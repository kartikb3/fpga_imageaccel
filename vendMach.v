==> flow/design.v <==
module vending_machine(
    input clk,
    input rst,
    input [1:0]in,
    output reg out,
    output reg[1:0] change
);
parameter s0=2'b00;
parameter s1=2'b01;
parameter s2=2'b10;
reg[1:0] current_state,next_state;
always@(posedge clk)
    begin
        if(rst==1)
            begin
                current_state=0;
                next_state=0;
                change=2'b00;
            end
        else
            current_state=next_state;
        case(current_state)
            s0:
            if(in==0)
                begin
                    next_state=s0;
                    out=0;
                    change=2'b00;
                end
            else if(in==2'b01)
                begin
                    next_state=s1;
                    out=0;
                    change=2'b00;
                end
            else if(in==2'b10)
                begin
                    next_state=s2;
                    out=0;
                    change=2'b00;
                end
            s1:
            if(in==0)
                begin
                    next_state=s0;
                    out=0;
                    change=2'b01;
                end
            else if(in==2'b01)
                begin
                    next_state=s2;
                    out=0;
                    change=2'b00;
                end
            else if(in==2'b10)
                begin
                    next_state=s0;
                    out=1;
                    change=2'b00;
                end
            s2:
            if(in==0)
                begin
                    next_state=s0;
                    out=0;
                    change=2'b10;
                end
            else if(in==2'b01)
                begin
                    next_state=s0;
                    out=1;
                    change=2'b00;
                end
            else if(in==2'b10)
                begin
                    next_state=s0;
                    out=1;
                    change=2'b01;
                end
        endcase
    end
    endmodule 
* Tool chain data of vending_machine
The steps from the RTL of vending_machine to its reports follow in flow order.
Line numbers count from 1 in the design file above.
Operators: Yosys type, input widths -> output width; for muxes data width and select width s.
Library cell names are shortened.
Not given: -
- Top :: vending_machine
- Clock :: clk
- Cell library :: sky130hd
- Corner :: tt_025C_1v80

* Word level
Counts by Yosys on the flattened word-level netlist (proc, flatten, opt, wreduce; memories kept). Register bits leave out memories and registers merged into their read ports (data or address). Print and check cells are left out. Cells with the same type and inputs are merged into one.
- Reductions and logical operators :: 4
- Eq/ne operators :: 5
- Multiplexer cells :: 28
** Operators by type and width (number)
- $mux 2 :: 17
- $pmux 2 s3 :: 2
- $mux 1 :: 8
- $eq 2x1->1 const B :: 2
- $eq 2x2->1 const B :: 2
- $logic_not 2->1 :: 2
- $ne 4x4->1 const B :: 1
- $reduce_bool 3->1 :: 1
- $pmux 1 s3 :: 1
- $reduce_and 2->1 :: 1
- Elaborated cells :: 40
- Input port bits :: 4
- Bits in registers :: 5
- Output and inout bits :: 3

* Logic depth
Yosys ltp: most cells in a row. Word level: on the elaborated netlist, between registers, memories and ports. Mapped: between sequential cells and ports; inverters and the memories' decode and read muxes count.
- Word-level depth :: 5
- ABC_AREA :: 0
- Mapped depth :: 7
- Depth with buffers taken out :: 7

* Mapped cells and area
Source: synth_stat.txt of the flow (Yosys; design flattened, memories mapped). It holds for the ABC_AREA given above (unset counts as 0); a run with the other value may have another netlist.
- Cell count :: 53
- Sequential area :: 110.1 µm²
- Synthesis area :: 452.9 µm²
- Buffers :: 0
- Flip-flop cells :: 5
** Cells by type
- ha_1 :: number 9, area in all 112.608 µm²
- dfxtp_1 :: number 4, area in all 80.077 µm²
- edfxtp_1 :: number 1, area in all 30.029 µm²
- nand3b_1 :: number 3, area in all 22.522 µm²
- o21ai_1 :: number 4, area in all 20.019 µm²
- inv_1 :: number 5, area in all 18.768 µm²
- a21oi_1 :: number 3, area in all 15.014 µm²
- nand2_1 :: number 4, area in all 15.014 µm²
- a31oi_1 :: number 2, area in all 12.512 µm²
- nand2b_1 :: number 2, area in all 12.512 µm²
- nor4_2 :: number 1, area in all 12.512 µm²
- nor2_1 :: number 3, area in all 11.261 µm²
- nor2_4 :: number 1, area in all 11.261 µm²
- nand3_1 :: number 2, area in all 10.01 µm²
- nor3_2 :: number 1, area in all 10.01 µm²
- a31o_1 :: number 1, area in all 8.758 µm²
- nand2b_2 :: number 1, area in all 8.758 µm²
- a21boi_1 :: number 1, area in all 7.507 µm²
Other cell types: 5; their cells: 5.

* Path before layout
Path of least setup slack by OpenSTA after synthesis, without wires, with an ideal clock, recovery checks aside; 20% of the period is set as input and as output delay. Where synthesis merged equal registers, the netlist keeps one of their names.
- Path type :: input to register
- From :: input port rst
- To :: register change[0]
- Stages :: 6
- Launch time at the first pin :: 252 ps
- Library setup time :: 118 ps
- Path buffers :: 0
- Data required time :: 1142 ps
- External input delay :: 252 ps
- Path slack :: 39 ps
- Period :: 1260 ps
- Path delay :: 969 ps
- Arrival time :: 1103 ps
- Period reached after synthesis :: 1221 ps
"path delay" is the arrival time less input delay plus setup time.
"stages": output pins that drive a net of the path, with the launching flip-flop's if there is one; two outputs of one cell count as two.
"period reached after synthesis" is the clock period less the worst setup slack; recovery checks do not enter. This is arithmetic on one report: input and output delays are still those of the set period (20% each).
The rows between start and end are the longest chain of elaborated cells between them; the timing report does not say that the signal goes this way. Where chains are equally long, one stands for them.
A line is the first line of the expression or statement that the cell stems from. Yosys adds cells for indexed reads and writes and turns some case tables into memories.
At most two assigning lines are given for a register; there are more.
- Cells stage by stage :: nand2b_2 -> inv_1 -> ha_1 -> and2b_1 -> a31oi_1 -> o21ai_1
- Length of the longest elaborated chain :: 5
- Elaborated cells between the ends (all ways) :: 13
- Those cells by class :: 2 x eq/ne; 10 x mux; 1 x reduce/logical
** RTL lines, path after synthesis
- from (decl) :: RTL line 3 : input rst,
- $mux 2 :: RTL line 14 : if(rst==1)
- $mux 2 :: RTL line 74 : else if(in==2'b10)
- $mux 2 :: RTL line 68 : else if(in==2'b01)
- $mux 2 :: RTL line 62 : if(in==0)
- $pmux 2 s3 :: RTL line 22 : case(current_state)
- to (assign) :: RTL line 18 : change=2'b00;
- to (assign) :: RTL line 28 : change=2'b00;
- to (decl) :: RTL line 6 : output reg[1:0] change

* Worst path after layout
Path of least setup slack in the final report of run 2 (OpenROAD, finished layout, wires in). Where an end is a register, its clock arrival counts in the times.
The path's times are printed in steps of 10 ps; the period is the one set.
- Path type :: register to register
- From :: register next_state
- To :: register change[1]
- Launch time at the first pin :: 250 ps
- Stages :: 7
- Period :: 1380 ps
- Arrival time :: 1450 ps
- Path slack :: 70 ps
- Data required time :: 1520 ps
- Library setup time :: 110 ps
- Path buffers :: 1
An end named without its bit number is one bit of that signal or, where synthesis recoded a state register, one of its new flip-flops.
The rows between start and end are the longest chain of elaborated cells between them; the timing report does not say that the signal goes this way. Where chains are equally long, one stands for them.
At most two assigning lines are given for a register; there are more.
- Cells stage by stage :: dfxtp_1 -> nand2b_4 -> buf_4 -> ha_4 -> o21a_1 -> a21oi_2 -> o21ai_1
- Length of the longest elaborated chain :: 3
- Elaborated cells between the ends (all ways) :: 5
- Source lines of those cells :: 2
- Those cells by class :: 2 x eq/ne; 2 x mux; 1 x reduce/logical
** RTL lines, path post-layout
- from (decl) :: RTL line 11 : reg[1:0] current_state,next_state;
- from (assign) :: RTL line 26 : next_state=s0;
- from (assign) :: RTL line 32 : next_state=s1;
- $mux 2 :: RTL line 14 : if(rst==1)
- $eq 2x2->1 :: RTL line 22 : case(current_state)
- $pmux 2 s3 :: RTL line 22
- to (assign) :: RTL line 18 : change=2'b00;
- to (assign) :: RTL line 28 : change=2'b00;
- to (decl) :: RTL line 6 : output reg[1:0] change

Flow measurements of vending_machine on sky130hd: 2 stored runs with different settings, listed in no order. Input and output delays are each 20% of the period that was set; the output load is 0.01 pF.
By "achieved period" is meant the clock period of the run minus its worst setup slack. This is arithmetic on one report: input and output delays are still those of the set period (20% each).
"worst path time": the worst setup path's part of the clock period (all of it between registers, 20% less for each end at a port) less its slack. A launch clock that arrives late makes it longer, a capture clock that arrives late makes it shorter.
"power consumption" is the tool's figure for a default switching activity; nothing was simulated.
"worst path time" is known to 10 ps.

** Run 1
- Settings :: period_ns=0.94; CORE_UTILIZATION=51; SETUP_SLACK_MARGIN=0.02; PLACE_DENSITY_LB_ADDON=0.11; CORE_MARGIN=3; TNS_END_PERCENT=70; CTS_CLUSTER_SIZE=70; CTS_CLUSTER_DIAMETER=42; CAP_MARGIN=20; SLEW_MARGIN=20
- Outcome :: no results, floorplanning failed with PDN-0185

** Run 2
- Settings :: period_ns=1.38; CORE_UTILIZATION=33; PLACE_DENSITY_LB_ADDON=0.03; CELL_PAD_IN_SITES_DETAIL_PLACEMENT=1; GPL_TIMING_DRIVEN=1; GPL_ROUTABILITY_DRIVEN=0; SLEW_MARGIN=15; CAP_MARGIN=20; CORE_MARGIN=2
- Total negative setup slack :: 0 ps
- Worst path time :: 1310 ps
- Type of the worst setup path :: register to register
- Worst slack on setup checks :: 71 ps
- Achieved period :: 1309 ps
- Power consumption :: 0.6260 mW
- Synthesized cell area :: 452.9 µm²
- Die footprint :: 1684.7 µm²
- Standard-cell area after routing :: 718.2 µm²
